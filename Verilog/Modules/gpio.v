==> flow/design.v <==
module gpio(din, read, write, id, clk, dout, 
    gpio_pin1);
    input [15:0] din;
    input [5:0] id;
    input read, write, clk;
    output [15:0] dout;
    output gpio_pin1;
    reg [7:0] R[4:0];
    assign dout = (read && id[5])? {8'h00, R[id[4:0]]} : 16'hzzzz;
    assign gpio_pin1 = R[0][0];
    always @ (posedge clk) 
    begin
        if(write && id[5])
            R[id[4:0]] <= din[7:0];
    end    
endmodule
# Reports on gpio
# Tool output for the design above, in the order of the flow.
# Lines are those of the file above, counted from 1.
# Operators carry their Yosys type and port widths (W data, S select, Z words).
# Cell names lack the library's common part.
inputs:
  top: "gpio"
  clk_port: "clk"
  cell_library: "sky130hd"
  pvt_corner: "tt_025C_1v80"

# After elaboration
# Yosys after proc, flatten, opt, wreduce and memory -nomap, before mapping. Enables and synchronous resets that opt folds into registers are not counted as muxes. Memory bits, and registers merged into a memory's read port (data or address), are not among the register bits. Print and check cells are not counted. Equal cells are merged and count once.
# Memory sizes are those after Yosys's memory passes, which may raise the word count (mostly to a power of two), join words into wider ones and drop unused or constant bits.
bits:
  reg_bits: 0
  ramBits: 40
  memories: 1
  out_inout_bits: 17
memory_table:
  columns: ["memory", "words", "word_bits", "rd", "wr", "line", "rtl"]
  rows:
  - ["R", 5, 8, 2, 1, 8, "reg [7:0] R[4:0];"]
classes:
  muxes: 4
  n_reduce_logical: 2
op_table:
  columns: ["operator", "count"]
  rows:
  - ["$mux W16", 1]
  - ["$mux W8", 1]
  - ["$mux W3", 1]
  - ["$logic_and A1 B1 Y1", 2]
  - ["$mux W1", 1]

# Logic depth
# Depth = most cells in a row (Yosys ltp): at word level without a register or memory, in the mapped netlist without a sequential cell, where the memories' decode and read muxes count.
logic_depth:
  depth_word: 2
  abc_area: 0
  depth_mapped: 5
  ltp_nobuf: 3

# Netlist
# Yosys stat after the flow's synthesis: flattened, memories mapped to cells. It holds for the ABC_AREA given above (unset counts as 0); a run with the other value may have another netlist.
# Totals and module areas in this step are rounded.
types:
  columns: ["type", "count"]
  rows:
  - ["edfxtp_1", 40]
  - ["mux2_4", 8]
  - ["o22ai_2", 8]
  - ["mux2_2", 8]
  - ["buf_4", 9]
  - ["a21oi_1", 8]
  - ["inv_1", 8]
  - ["buf_12", 1]
  - ["nand3b_4", 1]
  - ["nor2_1", 4]
  - ["buf_6", 1]
  - ["buf_2", 2]
  - ["nor3b_1", 1]
  - ["nand2b_1", 1]
  - ["or2_2", 1]
  - ["nand3_1", 1]
  - ["conb_1", 1]
mapped:
  cells: 103
  synth_area_um2: 1800
  ff_cells: 40
  buf_cells: 13

# Timing after synthesis
# OpenSTA on the mapped netlist: ideal clock, no wires. The path of least setup slack (recovery checks aside). Input and output delay are each 20% of the period. Register names are those of the netlist, which keeps one name where synthesis merged equal registers.
synth_path:
  path_kind: "in2reg"
  startpoint: "input id[0]"
  endpoint: "memory R[4][0]"
  clock_period_ns: 2.41
  in_delay_ns: 0.482
  setup_time_ns: 0.385
  launch_ns: 0.482
  arrival_ns: 1.593
  required_ns: 2.025
  setup_slack_ns: 0.431
  delay_ns: 1.496
  driving_pins: 4
  synth_period_reached_ns: 1.979
# "delay_ns" = arrival - input delay + setup time.
# "driving_pins": output pins that drive a net of the path, with the launching flip-flop's if there is one; two outputs of one cell count as two.
# "synth_period_reached_ns" is the clock period less the worst setup slack; recovery checks do not enter. This is arithmetic on one report: input and output delays are still those of the set period (20% each).
# Between the ends stands the longest chain of elaborated cells between them, by number of cells; it is not shown to be the way that was timed. Of several equally long chains one is given.
# Each line given opens the expression or statement behind the cell; cells for indexed reads and writes are added by Yosys, which also makes memories of some case tables.
synth_via:
  path_cell_list: "buf_6 -> buf_12 -> nand3b_4 -> nor3b_1"
  elab_chain_cells: 1
  cone_cells: 1
  lines_between: 1
  classes_between: "mux (1)"
synth_lines:
  columns: ["item", "line", "rtl"]
  rows:
  - ["start, declared", 4, "input [5:0] id;"]
  - ["$mux W3", 13, "if(write && id[5])"]
  - ["end, declared", 8, "reg [7:0] R[4:0];"]

# Worst path after layout
# Path of least setup slack in the final report of stored run 1 (OpenROAD, finished layout, wires in). Where an end is a register, its clock arrival counts in the times.
layout_path:
  path_kind: "in2out"
  startpoint: "input id[0]"
  endpoint: "output dout[3]"
  clock_period_ns: 1.73
  in_delay_ns: 0.35
  launch_ns: 0.35
  arrival_ns: 1.36
  required_ns: 1.38
  setup_slack_ns: 0.02
  driving_pins: 6
# Between the ends stands the longest chain of elaborated cells between them, by number of cells; it is not shown to be the way that was timed. Of several equally long chains one is given.
# A memory read counts as a cell of the chain, while the word-level depth stops at memories.
layout_via:
  path_cell_list: "buf_4 -> clkbuf_16 -> mux2_2 -> o22ai_2 -> a21oi_1 -> buf_2"
  elab_chain_cells: 2
  cone_cells: 2
  lines_between: 2
  classes_between: "mux (1); memory (1)"
layout_lines:
  columns: ["item", "line", "rtl"]
  rows:
  - ["start, declared", 4, "input [5:0] id;"]
  - ["$mem_v2 Z5 W8", 8, "reg [7:0] R[4:0];"]
  - ["$mux W16", 9, "assign dout = (read && id[5])? {8'h00, R[id[4:0]]} : 16'hzzzz;"]
  - ["end, declared", 6, "output [15:0] dout;"]

# Stored flow runs of gpio (2 of them; Yosys, OpenROAD, sky130hd). They differ in their settings and are not a sequence. Constraints: input delay and output delay 20% of the set period each, output load 0.01 pF.
# "achievedPeriod_ns" means the clock period less the worst setup slack. The figure is calculated, with input and output delays left at 20% of the set period.
# "total_power_w" is the tool's figure for a default switching activity; nothing was simulated.
# The measured numbers are rounded.
runs:
  - name: "stored run 1"
    settings:
      period_ns: 1.73
      CORE_UTILIZATION: 58
      PLACE_DENSITY_LB_ADDON: 0.17
      CORE_ASPECT_RATIO: 1.54
      CORE_MARGIN: 10
      TNS_END_PERCENT: 75
      ABC_AREA: 0
      GPL_TIMING_DRIVEN: 1
      MAX_ROUTING_LAYER: "met5"
      CAP_MARGIN: 20
      SLEW_MARGIN: 20
    results:
      timing.setup.ws_ns: 0.024
      dieArea_um2: 5700
      synth_area_um2: 1800
      layout_stdcell_area_um2: 2300
      total_power_w: 0.0021
      achievedPeriod_ns: 1.706
  - name: "stored run 2"
    settings:
      period_ns: 2.13
      CORE_UTILIZATION: 34
      CAP_MARGIN: 20
      CORE_MARGIN: 2
      SLEW_MARGIN: 20
    results:
      total_power_w: 0.0015
      achievedPeriod_ns: 2.056
      synth_area_um2: 1800
      timing.setup.ws_ns: 0.074
      dieArea_um2: 5800
      layout_stdcell_area_um2: 2300
